==> flow/design.v <==
`timescale 1ns / 1ps
module fruit80 (output reg [0:42]lf, output reg [0:36] nf, output reg [0:6]count1=7'b0, input [0:69]iv, input [0:79]k, input clk, rst, output reg h=0, output reg z=0);
reg kt;
reg kt1;
wire [0:4]p,q;
wire [0:3] r;
wire [0:79] iv1;
reg i;
assign iv1 ={1'b1,9'b0,iv[0:69]};
assign f1 =lf[0]^lf[8]^lf[18]^lf[23]^lf[28]^lf[37];
assign nfb = kt^lf[0]^count1[3]^nf[0]^nf[10]^nf[20]^(nf[12]*nf[3])^(nf[14]*nf[25])^(nf[5]*nf[23]*nf[31])^(nf[8]*nf[18]*nf[28]*nf[30]*nf[32]*nf[34]);
assign p = {count1[1],count1[2],count1[3],count1[4],count1[5]};
assign r = {count1[0],count1[1],count1[2],count1[3]};
assign q = {count1[2],count1[3],count1[4],count1[5],count1[6]};
always @(posedge clk)
begin
  if(rst)
  begin
    count1<=7'b0;
  end
  else if (count1==80)
  begin
    count1[0]<=nf[0];
    count1[1]<=nf[1];
    count1[2]<=nf[2];
    count1[3]<=nf[3];
    count1[4]<=nf[4];
    count1[5]<=nf[5];
    count1[6]<=lf[0];
  end
  else
  begin
    count1<=count1+1'b1;
  end
end
always@(posedge clk or posedge rst)
  if(rst)
  begin
    kt<=1'b0;
    kt1<=1'b0;
  end
  else
  begin
    kt<=(k[r]*k[p+16]*k[q+48])^(k[r]*k[p+16])^(k[p+16]*k[q+48])^(k[r]*k[q+48])^k[p+16];
    kt1<=(k[r]*k[p+16])^(k[p+16]*k[p+48])^(k[r]*k[q+48])^k[r]^k[p+16]^k[q+48];
  end
always@(posedge clk)
  if(rst)
  begin
    nf[0:36]<=k[0:36];
    lf[0:42]<=k[37:79];
  end
  else if(count1<=79)
  begin
    nf[0:35]<=nf[1:36];
    nf[36]<=z^iv1[i]^nfb;
    lf[0:41]<=lf[1:42];
    lf[42]<=z^iv1[i]^f1;
  end
  else if(count1==80)
    lf[0]<=1'b1;
  else if(count1>79)
  begin
    nf[0:35]<=nf[1:36];
    nf[36]<=nfb;
    lf[0:41]<=lf[1:42];
    lf[42]<=f1;
  end
always@(posedge clk or posedge rst)
  if(rst)
    i<=1'b0;
  else if(count1<80)
    i<=i+1'b1;
always@(posedge clk or posedge rst)
  if(rst)
    h<=0;
  else
    h<=kt1*(nf[36]^lf[19]^lf[6]*lf[15])^(lf[1]*lf[22])^(nf[35]*lf[27])^(nf[1]*nf[24])^(nf[1]*nf[33]*lf[42]);
always@(posedge clk or posedge rst)
  if(rst)
    z<=0;
  else
    z<=h^nf[0]^nf[7]^^nf[19]^nf[29]^nf[36]^lf[38];
endmodule 
[Step by step through the tools: fruit80]
What the tools print for fruit80, step after step.
Lines are those of the file above, counted from 1.
Library cell names are shortened.
The mark - stands for no value.
Inputs
  design top: fruit80
  clock input: clk
  standard-cell library: sky130hd
  library corner: tt_025C_1v80

[Word-level counts]
Counts by Yosys on the flattened word-level netlist (proc, flatten, opt, wreduce; memories kept). Register bits leave out memories and registers merged into their read ports (data or address). Print and check cells are left out. Cells with the same type and inputs are merged into one.
Bit counts
  register bits after elaboration: 92
  output and inout port bits: 89
  input port bits: 152
  cells after elaboration: 124
Operators by class
  order comparisons: 3
  shift-type cells: 5
  bitwise operators: 38
  equal/unequal tests: 2
  multipliers: 21
  reductions and logical operators: 3
  muxes and demuxes: 27
  add/sub/neg operators: 10
Operator list (number)
  80-bit by 8-bit variable part select with 1-bit output: 5
  41-bit 2-to-1 mux: 4
  36-bit 2-to-1 mux: 4
  1-bit bitwise XOR: 38
  1-bit by 1-bit multiplier with 1-bit output: 21
  1-bit 2-to-1 mux: 19
  7-bit by 7-bit subtractor with 8-bit output with constant A: 2
  5-bit by 6-bit adder with 7-bit output with constant B: 2
  7-bit by 1-bit subtractor with 8-bit output with constant A: 1
  7-bit by 4-bit subtractor with 8-bit output with constant A: 1
  7-bit by 6-bit subtractor with 8-bit output with constant A: 1
  7-bit by 1-bit adder with 7-bit output with constant B: 1
  7-bit greater-than comparator with constant B: 1
  7-bit less-or-equal comparator with constant B: 1
  7-bit less-than comparator with constant B: 1
  7-bit == test with constant B: 1
  5-bit by 5-bit adder with 6-bit output with constant B: 1
  4-bit nonzero test: 1
  3-bit inequality test with constant B: 1
  3-bit nonzero test: 1
  2-bit AND reduction: 1
  1-bit adder with constant B: 1

[Depth]
Depth = most cells in a row (Yosys ltp): at word level without a register or memory, in the mapped netlist without a sequential cell, where the memories' decode and read muxes count.
Depth
  depth in word-level cells: 13
  ABC_AREA: 1
  depth in mapped cells: 15
  gate-level depth less buffers: 13

[Netlist]
Source: synth_stat.txt of the flow (Yosys; design flattened, memories mapped). It holds for the ABC_AREA given above (unset counts as 0); a run with the other value may have another netlist.
Cells by type (number)
  edfxtp_1: 79
  nand2_1: 249
  o21ai_0: 85
  nand3_1: 78
  inv_1: 97
  dfxtp_1: 8
  xor2_1: 15
  dfrtp_1: 5
  xnor2_1: 13
  buf_2: 14
  o211ai_1: 9
  clkbuf_1: 16
  buf_6: 5
  nor2_1: 11
  a21oi_1: 6
  buf_4: 4
  ha_1: 2
  a21boi_1: 3
Not listed: further types 12, cells in them 20.
Synthesis totals
  buffer cells: 39
  cells in the netlist: 719
  flip-flops: 92
  synthesis area: 5542.8 um^2

[Timing after synthesis]
OpenSTA on the mapped netlist: ideal clock, no wires. The path of least setup slack (recovery checks aside). Input and output delay are each 20% of the period. Register names are those of the netlist, which keeps one name where synthesis merged equal registers.
Timing post-synthesis
  path type: input to register
  from: input port rst
  to: register lf[10]
  data required time: 3.910 ns
  setup time: 0.790 ns
  path buffers: 3
  path delay: 2.893 ns
  arrival: 3.043 ns
  driving pins on the path: 5
  period: 4.7 ns
  slack: 0.867 ns
  input delay: 0.940 ns
  period reached after synthesis: 3.833 ns
"path delay" = arrival - input delay + setup time.
"driving pins on the path": output pins that drive a net of the path, with the launching flip-flop's if there is one; two outputs of one cell count as two.
"period reached after synthesis" = period - worst setup slack (recovery checks aside). The figure is calculated, with input and output delays left at 20% of the set period.
Between the ends stands the longest chain of elaborated cells between them, by number of cells; it is not shown to be the way that was timed. Of several equally long chains one is given.
A line is the first line of the expression or statement that the cell stems from. Yosys adds cells for indexed reads and writes and turns some case tables into memories.
A register here has more assigning lines than the two given.
Only ways into the end's enable, where the timed path ends, are counted here.
On the way, post-synthesis
  cells stage by stage: buf_2 clkinv_1 clkbuf_1 buf_2 nand2_1
  cells in the longest elaborated chain: 2
  elaborated cells on any way between the ends: 3
  classes of those cells: eq/ne: 1; reduce/logical: 2
RTL lines, path post-synthesis
  start, declared: line 2  | module fruit80 (output reg [0:42]lf, output reg [0:36] nf, output reg [0:6]count1=7'b0, input [0:69]iv, input ...
  3-bit nonzero test
  2-bit AND reduction
  end, assigned: line 51  | lf[0:42]<=k[37:79];
  end, assigned: line 57  | lf[0:41]<=lf[1:42];
  end, declared: line 2

[Timing after layout]
Path of least setup slack in the final report of entry A (OpenROAD, finished layout, wires in). Where an end is a register, its clock arrival counts in the times.
Timing post-layout
  path type: register to register
  from: register count1[6]
  to: register nf[0]
  path buffers: 2
  arrival: 2.48 ns
  slack: 0.89 ns
  driving pins on the path: 8
  data required time: 3.37 ns
  period: 3.33 ns
  setup time: 0.32 ns
Between the ends stands the longest chain of elaborated cells between them, by number of cells; it is not shown to be the way that was timed. Of several equally long chains one is given.
A register here has more assigning lines than the two given.
Only ways into the end's enable, where the timed path ends, are counted here.
On the way, post-layout
  cells stage by stage: dfxtp_1 buf_4 clkinv_1 ha_1 nand4_1 clkinvlp_4 buf_4 nand2_4
  cells in the longest elaborated chain: 3
  elaborated cells on any way between the ends: 6
  classes of those cells: compare: 2; eq/ne: 2; reduce/logical: 2
RTL lines, path post-layout
  start, declared: line 2  | module fruit80 (output reg [0:42]lf, output reg [0:36] nf, output reg [0:6]count1=7'b0, input [0:69]iv, input ...
  start, assigned: line 29  | count1[6]<=lf[0];
  start, assigned: line 33  | count1<=count1+1'b1;
  7-bit less-or-equal comparator: line 53  | else if(count1<=79)
  3-bit nonzero test
  2-bit AND reduction
  end, assigned: line 50  | nf[0:36]<=k[0:36];
  end, assigned: line 55  | nf[0:35]<=nf[1:36];
  end, declared: line 2

Subject: fruit80 on sky130hd, stored results

Hello all,

2 stored runs of fruit80 in the flow (synthesis by Yosys, layout by OpenROAD, sky130hd cells), in arbitrary order. Constraints: input delay and output delay 20% of the set period each, output load 0.01 pF.
"clock period achieved" = clock period - worst setup slack. The figure is calculated, with input and output delays left at 20% of the set period.
"critical path time" is the time allowed to the run's worst setup path (the clock period less input and output delay, where it has them) less its slack. Clock arrival times count: a late capture clock shortens it, a late launch clock lengthens it.

==> entry A: settings <==
{ "period_ns": 3.33, "CORE_UTILIZATION": 17, "SETUP_SLACK_MARGIN": 0.71, "PLACE_DENSITY": 0.65, "CORE_MARGIN": 5, "ABC_AREA": 1, "GPL_TIMING_DRIVEN": 0, "CTS_CLUSTER_SIZE": 61, "MAX_ROUTING_LAYER": "met4", "CAP_MARGIN": 20, "SLEW_MARGIN": 20 }
==> entry A: results <==
critical path time: 2.44 ns
type of the worst setup path: register to register
utilization: 25.2 %
smallest setup slack: 0.890 ns
area inside the die boundary: 36,315.0 um^2
clock period achieved: 2.440 ns
netlist area reported by Yosys: 5,542.8 um^2

==> entry B: settings <==
{ "period_ns": 3.77, "SETUP_SLACK_MARGIN": 0.53, "CAP_MARGIN": 20, "CORE_MARGIN": 2, "CORE_UTILIZATION": 40, "SLEW_MARGIN": 20 }
==> entry B: results <==
critical path time: 2.81 ns
type of the worst setup path: register to register
utilization: 57.8 %
smallest setup slack: 0.957 ns
area inside the die boundary: 13,836.8 um^2
clock period achieved: 2.813 ns
netlist area reported by Yosys: 5,165.0 um^2

Thanks
